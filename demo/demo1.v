==> flow/design.v <==
module demo1( 
       input sys_clk,
       input rst,
       output [3:0] led
 );
    reg [15:0] period_cnt;
    reg [15:0] duty_cycle;
    reg flag;
    assign led[0] = (period_cnt >= duty_cycle)? 1'b1 : 1'b0;
    assign led[1] = (period_cnt >= duty_cycle)? 1'b1 : 1'b0;
    assign led[2] = (period_cnt >= duty_cycle)? 1'b1 : 1'b0;
    assign led[3] = (period_cnt >= duty_cycle)? 1'b1 : 1'b0;
    always @(posedge sys_clk or negedge rst) begin
        if(!rst)
            period_cnt <= 16'd0;
        else if(period_cnt == 16'd50000)
            period_cnt <= 16'd0;
        else
            period_cnt <= period_cnt + 1'b1 ;
    end
    always @(posedge sys_clk or negedge rst) begin
        if(!rst)begin
            duty_cycle <= 16'd0;
            flag <= 1'b0;
        end
        else begin
            if (period_cnt == 16'd50000 )begin
                if(flag == 1'b0)begin
                    if(duty_cycle == 16'd50000)
                        flag <= 1'b1;
                    else
                        duty_cycle =duty_cycle + 16'd25;
                end
                else begin
                    if (duty_cycle == 16'd0)
                        flag <= 1'b0;
                    else
                        duty_cycle =duty_cycle - 16'd25;
                end
            end
        end
    end
endmodule
# == Reports on demo1 ==
# What the tools print for demo1, step after step.
# Line numbers count from 1 in the design file above.
# Operators carry their Yosys type and port widths (W data, S select, Z words).
# The mark n/a stands for no value.
# design
top_module,demo1
clock_port,sys_clk
cell_library,sky130hd
pvt_corner,tt_025C_1v80

# == Elaborated design ==
# Source: Yosys, flattened and elaborated, memories not mapped. Widths are those after wreduce. Registers that Yosys merges into a memory's read port (data or address) are not register bits. Print and check cells do not count. Equal cells are merged and count once.
# classes
n_addsub,3
compare,1
eq_ne,4
n_mux,8
reduce_logical,2
# op_table
cell,n
$mux W16,4
$eq A16 B16 Y1 const B,2
$add A16 B1 Y16 const B,1
$ge A16 B16 Y1,1
$add A16 B5 Y16 const B,1
$sub A16 B5 Y16 const B,1
$logic_not A16 Y1,1
$ne A2 B2 Y1 const B,2
$mux W1,4
$reduce_and A3 Y1,1
# bits
ff_bits,33
input_bits,2
wordCells,21

# == Logic depth ==
# Depth = most cells in a row (Yosys ltp): at word level without a register or memory, in the mapped netlist without a sequential cell, where the memories' decode and read muxes count.
# depth
ltp_word,3
ABC_AREA,0
mapped_depth,9
mapped_depth_nobuf,8

# == After synthesis ==
# The flow's flattened synthesis, as Yosys stat reports it; memories are mapped. The netlist is that of the ABC_AREA named above (0 if unset); the other value can give another one.
# Totals and module areas in this step are rounded.
# synth_totals
mapped_cells,282
yosys_area_um2,2590
seq_area_um2,826
flip_flops,33
# by_type
cell_type,n,area_total_um2
sky130_fd_sc_hd__dfrtp_1,33,825.792
sky130_fd_sc_hd__ha_1,32,400.384
sky130_fd_sc_hd__xor2_1,15,131.376
sky130_fd_sc_hd__nand2_1,33,123.869
sky130_fd_sc_hd__xnor2_1,13,113.859
sky130_fd_sc_hd__o21ai_0,16,80.077
sky130_fd_sc_hd__inv_1,21,78.826
sky130_fd_sc_hd__nor2_1,19,71.318
sky130_fd_sc_hd__a21oi_1,14,70.067
sky130_fd_sc_hd__a21o_1,8,60.058
sky130_fd_sc_hd__nand3_1,10,50.048
sky130_fd_sc_hd__nand4_1,7,43.792
sky130_fd_sc_hd__o21ai_2,4,35.034
sky130_fd_sc_hd__a2111oi_4,1,27.526
sky130_fd_sc_hd__a31oi_1,4,25.024
sky130_fd_sc_hd__and3_1,4,25.024
sky130_fd_sc_hd__nor4_1,4,25.024
sky130_fd_sc_hd__buf_4,3,22.522
# Not listed: further types 32, cells in them 41.

# == Path before layout ==
# Source: OpenSTA report_checks on the synthesized netlist (no wires, ideal clock, input and output delay 20% of the period each), path of least setup slack; recovery checks are left aside. Register names are those of the netlist, which keeps one name where synthesis merged equal registers.
# synth_path
path_kind,register to output
from,register period_cnt[0]
to,output port led[1]
period_ps,3550
output_delay_ps,710
t_first_pin_ps,0
t_arrival_ps,1962
required_time_ps,2840
slack_ps,878
delay_ps,1962
stages,10
synth_period_reached_ps,2672
# "delay_ps" = arrival - input delay + setup time.
# A path that ends at an output port has no setup time.
# "stages": output pins that drive a net of the path, with the launching flip-flop's if there is one; two outputs of one cell count as two.
# "synth_period_reached_ps" = period - worst setup slack (recovery checks aside). The figure is calculated, with input and output delays left at 20% of the set period.
# Between the ends stands the longest chain of elaborated cells between them, by number of cells; it is not shown to be the way that was timed. Of several equally long chains one is given.
# A line is the first line of the expression or statement that the cell stems from. Yosys adds cells for indexed reads and writes and turns some case tables into memories.
# At most two assigning lines are given for a register; there are more.
# synth_via
cell_sequence,sky130_fd_sc_hd__dfrtp_1 -> sky130_fd_sc_hd__inv_1 -> sky130_fd_sc_hd__ha_1 -> sky130_fd_sc_hd__nand2b_1 -> sky130_fd_sc_hd__a21o_1 -> sky130_fd_sc_hd__a21o_1 -> sky130_fd_sc_hd__a211oi_1 -> sky130_fd_sc_hd__o21a_1 -> sky130_fd_sc_hd__o21ai_0 -> sky130_fd_sc_hd__buf_4
elab_chain_len,2
# synth_lines
element,line_no,rtl
start: declaration,6,reg [15:0] period_cnt;
start: assignment,15,period_cnt <= 16'd0;
start: assignment,19,period_cnt <= period_cnt + 1'b1 ;
$ge A16 B16 Y1,10,assign led[1] = (period_cnt >= duty_cycle)? 1'b1 : 1'b0;
$mux W1,10,
end: declaration,4,output [3:0] led

# == Worst path after layout ==
# From the final timing report of flow run B: the path of least setup slack in the routed layout; clock arrival at registers is part of the times.
# The report prints the path's times to 10 ps; the period is as set.
# layout_path
path_kind,register to output
from,register duty_cycle[0]
to,output port led[2]
period_ps,1770
output_delay_ps,350
t_first_pin_ps,280
t_arrival_ps,2010
required_time_ps,1420
slack_ps,-600
stages,9
# Between the ends stands the longest chain of elaborated cells between them, by number of cells; it is not shown to be the way that was timed. Of several equally long chains one is given.
# At most two assigning lines are given for a register; there are more.
# layout_via
cell_sequence,sky130_fd_sc_hd__dfrtp_2 -> sky130_fd_sc_hd__ha_4 -> sky130_fd_sc_hd__nand2b_4 -> sky130_fd_sc_hd__a21o_1 -> sky130_fd_sc_hd__a21o_1 -> sky130_fd_sc_hd__a211oi_2 -> sky130_fd_sc_hd__o21a_1 -> sky130_fd_sc_hd__o21ai_2 -> sky130_fd_sc_hd__buf_2
elab_chain_len,2
# layout_lines
element,line_no,rtl
start: declaration,7,reg [15:0] duty_cycle;
start: assignment,32,duty_cycle =duty_cycle + 16'd25;
start: assignment,38,duty_cycle =duty_cycle - 16'd25;
$ge A16 B16 Y1,11,assign led[2] = (period_cnt >= duty_cycle)? 1'b1 : 1'b0;
$mux W1,11,
end: declaration,4,output [3:0] led

# Design demo1 on sky130hd. What follows are 2 stored runs of the flow, each under its own settings; their order means nothing. The constraints put input and output delay at 20% of the set period each and load the outputs with 0.01 pF.
# "achievedPeriod_ps" = clock period - worst setup slack. The figure is calculated, with input and output delays left at 20% of the set period.
# "worst_path_ps" = time allowed to the worst setup path (clock period - input delay - output delay, where it has them) - its slack; a late launch clock adds to it, a late capture clock takes from it.
# By "fin_power_uw" is meant OpenSTA's value without simulated activity: inputs other than the clock are taken to toggle once in ten clock periods, and the tool carries that through the logic.
# "worst_path_ps" is given in steps of 10 ps.
# The results are shown rounded.
# A setting shown as . is not set for that run.
# Among the results, . means that no value is shown for the run.
item,flow run A,flow run B
period_ns,3.3,1.77
CORE_UTILIZATION,62,40
PLACE_DENSITY,0.78,.
CELL_PAD_IN_SITES_GLOBAL_PLACEMENT,2,.
ABC_AREA,1,.
CAP_MARGIN,20,20
CORE_MARGIN,2,2
SLEW_MARGIN,20,20
die_um2,.,7150
fin_power_uw,.,1320
worst_path_ps,.,2010
critical_path_kind,.,register to output
setupTns_ps,.,-7680
achievedPeriod_ps,.,2367
worst_setup_slack_ps,.,-597
yosys.chip_area_um2,.,2590
final_cell_area_um2,.,3890
# Flow run A: incomplete, placement halted on GPL-0301

==> flow/design.v <==
module demo2( 
    input sys_clk ,
    input sys_rst ,
    input [3:0] key,
    output reg [3:0] led
);
    reg [23:0] cnt; 
    reg [1:0] led_state; 
    always@(posedge sys_clk or negedge sys_rst)begin
         if(!sys_rst)
            cnt <= 24'd0;
         else if (cnt < 24'd9_999_999) 
            cnt <= 1'b1 + cnt;
         else
            cnt <= 24'd0;  
    end
    always@(posedge sys_clk or negedge sys_rst)begin
        if(!sys_rst)
            led_state <= 2'b00;
        else if (cnt == 24'd9_999_999) 
            led_state <= led_state + 1'b1;
        else
            led_state <= led_state;
    end
    always@(posedge sys_clk or negedge sys_rst)begin
        if(!sys_rst)
            led[3:0] <= 4'b0000;
        else if(key[0]==0)
            case(led_state)
                2'b00   :led[3:0] <= 4'b1000;
                2'b01   :led[3:0] <= 4'b0100;
                2'b10   :led[3:0] <= 4'b0010;
                2'b11   :led[3:0] <= 4'b0001;
                default :led[3:0] <= 4'b0000;
            endcase
        else if(key[1]==0)
            case(led_state)
                2'b00   :led[3:0] <= 4'b0001;
                2'b01   :led[3:0] <= 4'b0010;
                2'b10   :led[3:0] <= 4'b0100;
                2'b11   :led[3:0] <= 4'b1000;
                default :led[3:0] <= 4'b0000;
            endcase
        else if(key[2]==0)
            case(led_state)
                2'b00   :led[3:0] <= 4'b1111;
                2'b01   :led[3:0] <= 4'b0000;
                2'b10   :led[3:0] <= 4'b1111;
                2'b11   :led[3:0] <= 4'b0000;
                default :led[3:0] <= 4'b0000;
            endcase
        else if(key[3]==0)
            led[3:0] <= 4'b1111;
        else
            led <= 4'b0000;
    end
endmodule
From RTL to reports: demo2
The steps from the RTL of demo2 to its reports follow in flow order.
Line numbers count from 1 in the design file above.
Operators carry their Yosys type and port widths (W data, S select, Z words).
Library cell names are shortened.
Not given: n/a
Inputs
  design top: demo2
  clock port: sys_clk
  cell library: sky130hd
  library corner: tt_025C_1v80

Elaborated design
Source: Yosys, flattened and elaborated, memories not mapped. Widths are those after wreduce; folded enables and synchronous resets count as part of the registers. Registers that Yosys merges into a memory's read port (data or address) are not register bits. Print and check cells do not count. Equal cells are merged and count once.
Cells by class
  reductions and logical operators: 3
  magnitude comparators: 1
  eq/ne operators: 4
  multiplexer cells: 8
  add/sub/neg operators: 2
Operators with widths (number)
  $pmux W4 S4: 2
  $add A1 B24 Y24 const A: 1
  $lt A24 B24 Y1 const B: 1
  $eq A24 B24 Y1 const B: 1
  $mux W24: 1
  $mux W4: 4
  $pmux W4 S2: 1
  $eq A2 B2 Y1 const B: 2
  $reduce_or A2 Y1: 2
  $add A2 B1 Y2 const B: 1
  $eq A2 B1 Y1 const B: 1
  $logic_not A2 Y1: 1
Word-level totals
  bits of input ports: 6
  flip-flop bits (word level): 30
  elaborated cells: 21

Logic depth
Longest topological path by Yosys (ltp), each cell counted once; first at word level (registers and memories cut), then after technology mapping (sequential cells cut; the memories' decode and read muxes count).
Depth
  depth after elaboration: 6
  ABC_AREA: 0
  gate-level depth with buffers: 7

Synthesis result
Source: synth_stat.txt of the flow (Yosys; design flattened, memories mapped). It holds for the ABC_AREA given above (unset counts as 0); a run with the other value may have another netlist.
Totals and module areas in this step are rounded.
Synthesis totals
  sequential part of the area: 0.00075 mm2
  cell area after synthesis: 0.0016 mm2
  mapped flip-flops: 30
  cell count: 148
Cells by type
  dfrtp_1: number 30, total area 750.72 um2
  nor2_1: number 28, total area 105.101 um2
  xor2_1: number 12, total area 105.101 um2
  xnor2_1: number 11, total area 96.342 um2
  ha_1: number 6, total area 75.072 um2
  nand3_1: number 9, total area 45.043 um2
  nor4_4: number 2, total area 42.541 um2
  nand4_1: number 6, total area 37.536 um2
  o22a_1: number 4, total area 35.034 um2
  nand2_1: number 9, total area 33.782 um2
  nor2b_1: number 5, total area 31.28 um2
  nor3_1: number 5, total area 25.024 um2
  and3_1: number 3, total area 18.768 um2
  nand4_2: number 1, total area 12.512 um2
  nor4_2: number 1, total area 12.512 um2
  buf_6: number 1, total area 11.261 um2
  mux2_1: number 1, total area 11.261 um2
  nand2_4: number 1, total area 11.261 um2
Other cell types: 12; their cells: 13.

Worst setup path after synthesis
Path of least setup slack by OpenSTA after synthesis, without wires, with an ideal clock, recovery checks aside; 20% of the period is set as input and as output delay. Where synthesis merged equal registers, the netlist keeps one of their names.
Timing path after synthesis
  path kind: flip-flop to flip-flop
  start: register cnt[18]
  end: register led_state[1]
  setup time: 0.128 ns
  arrival time: 1.546 ns
  path delay: 1.674 ns
  stages on the path: 5
  slack: 0.756 ns
  clock period: 2.43 ns
  launch time at the first pin: 0.000 ns
  data required time: 2.302 ns
  synthesis period reached: 1.674 ns
"path delay" is the arrival time less input delay plus setup time.
"stages on the path": output pins that drive a net of the path, with the launching flip-flop's if there is one; two outputs of one cell count as two.
"synthesis period reached" is the clock period less the worst setup slack; recovery checks do not enter. This is arithmetic on one report: input and output delays are still those of the set period (20% each).
Between the ends stands the longest chain of elaborated cells between them, by number of cells; it is not shown to be the way that was timed. Of several equally long chains one is given.
A line is the first line of the expression or statement that the cell stems from. Yosys adds cells for indexed reads and writes and turns some case tables into memories.
At most two assigning lines are given for a register; there are more.
On the way, after synthesis
  cell sequence: dfrtp_1 or3_4 nor4_4 nand4b_1 mux2_1
  length of the longest elaborated chain: 1
  elaborated cells between the ends (all ways): 1
  source lines of those cells: 1
  those cells by class: eq/ne: 1
RTL lines, path after synthesis
  start: declaration: line 7  | reg [23:0] cnt;
  start: assignment: line 11  | cnt <= 24'd0;
  start: assignment: line 13  | cnt <= 1'b1 + cnt;
  $eq A24 B24 Y1: line 20  | else if (cnt == 24'd9_999_999)
  end: assignment: line 21  | led_state <= led_state + 1'b1;
  end: assignment: line 23  | led_state <= led_state;
  end: declaration: line 8  | reg [1:0] led_state;

Worst path after layout
From the final timing report of run 1: the path of least setup slack in the routed layout; clock arrival at registers is part of the times.
Timing path post-layout
  path kind: flip-flop to flip-flop
  start: register cnt[18]
  end: register led_state[1]
  stages on the path: 5
  setup time: 0.11 ns
  arrival time: 1.98 ns
  data required time: 2.34 ns
  launch time at the first pin: 0.28 ns
  clock period: 2.18 ns
  slack: 0.37 ns
Between the ends stands the longest chain of elaborated cells between them, by number of cells; it is not shown to be the way that was timed. Of several equally long chains one is given.
At most two assigning lines are given for a register; there are more.
On the way, post-layout
  cell sequence: dfrtp_1 or3_4 nor4_4 nand4b_1 mux2_1
  length of the longest elaborated chain: 1
  elaborated cells between the ends (all ways): 1
  source lines of those cells: 1
  those cells by class: eq/ne: 1
RTL lines, path post-layout
  start: declaration: line 7  | reg [23:0] cnt;
  start: assignment: line 11  | cnt <= 24'd0;
  start: assignment: line 13  | cnt <= 1'b1 + cnt;
  $eq A24 B24 Y1: line 20  | else if (cnt == 24'd9_999_999)
  end: assignment: line 21  | led_state <= led_state + 1'b1;
  end: assignment: line 23  | led_state <= led_state;
  end: declaration: line 8  | reg [1:0] led_state;

Stored flow runs of demo2 (2 of them; Yosys, OpenROAD, sky130hd). They differ in their settings and are not a sequence. Constraints: input delay and output delay 20% of the set period each, output load 0.01 pF.
"achieved clock period" is the run's clock period less its worst setup slack. It is reckoned from that one timing run; input and output delays stay at 20% of the period that was set.
"worst setup path time" is the time allowed to the run's worst setup path (the clock period less input and output delay, where it has them) less its slack. Clock arrival times count: a late capture clock shortens it, a late launch clock lengthens it.
"power" is the tool's figure for a default switching activity; nothing was simulated.
Values from the reports are rounded here.

Run 1
==> flow/run.sh <==
#!/bin/bash
# the make line also repeats the synthesis and layout settings of config.mk as NAME=value (left out here)
make -C /OpenROAD-flow-scripts/flow DESIGN_CONFIG=/design/flow/config.mk WORK_HOME=/design/flow/orfs CLKGATE_MAP_FILE= finish
==> flow/config.mk <==
export PLATFORM = sky130hd
export DESIGN_NAME = demo2
export DESIGN_NICKNAME = demo2
export VERILOG_FILES = /design/flow/design.v
export SDC_FILE = /design/flow/constraint.sdc
export NUM_CORES = 4
export LEC_CHECK = 0
export CAP_MARGIN = 20
export CORE_MARGIN = 2
export CORE_UTILIZATION = 40
export SLEW_MARGIN = 20
==> flow/constraint.sdc <==
create_clock -name core_clock -period 2.18 [get_ports {sys_clk}]
set_input_delay 0.4360 -clock core_clock [delete_from_list [all_inputs] [get_ports {sys_clk}]]
set_output_delay 0.4360 -clock core_clock [all_outputs]
set_load 0.01 [all_outputs]

==> results of run 1 <==
chip area after synthesis (Yosys): 0.0016 mm2
die area: 0.0044 mm2
standard-cell area of the final layout: 0.0018 mm2
utilization: 0.49
worst setup slack after layout: 0.37 ns
total negative slack: 0.000 ns
power: 1,100 uW
achieved clock period: 1.815 ns
worst setup path time: 1.81 ns
worst setup path kind: flip-flop to flip-flop

Run 2
==> flow/run.sh <==
#!/bin/bash
# the make line also repeats the synthesis and layout settings of config.mk as NAME=value (left out here)
make -C /OpenROAD-flow-scripts/flow DESIGN_CONFIG=/design/flow/config.mk WORK_HOME=/design/flow/orfs CLKGATE_MAP_FILE= finish
==> flow/config.mk <==
export PLATFORM = sky130hd
export DESIGN_NAME = demo2
export DESIGN_NICKNAME = demo2
export VERILOG_FILES = /design/flow/design.v
export SDC_FILE = /design/flow/constraint.sdc
export NUM_CORES = 4
export LEC_CHECK = 0
export ABC_AREA = 1
export CAP_MARGIN = 20
export CELL_PAD_IN_SITES_GLOBAL_PLACEMENT = 3
export CORE_ASPECT_RATIO = 1.19
export CORE_MARGIN = 2
export CORE_UTILIZATION = 20
export GPL_TIMING_DRIVEN = 0
export MAX_ROUTING_LAYER = met4
export PLACE_DENSITY = 0.43
export SLEW_MARGIN = 20
export TNS_END_PERCENT = 15
==> flow/constraint.sdc <==
create_clock -name core_clock -period 1.97 [get_ports {sys_clk}]
set_input_delay 0.3940 -clock core_clock [delete_from_list [all_inputs] [get_ports {sys_clk}]]
set_output_delay 0.3940 -clock core_clock [all_outputs]
set_load 0.01 [all_outputs]

==> results of run 2 <==
chip area after synthesis (Yosys): 0.0019 mm2
die area: 0.01 mm2
standard-cell area of the final layout: 0.0023 mm2
utilization: 0.25
worst setup slack after layout: 0.20 ns
total negative slack: 0.000 ns
power: 1,300 uW
achieved clock period: 1.774 ns
worst setup path time: 1.77 ns
worst setup path kind: flip-flop to flip-flop
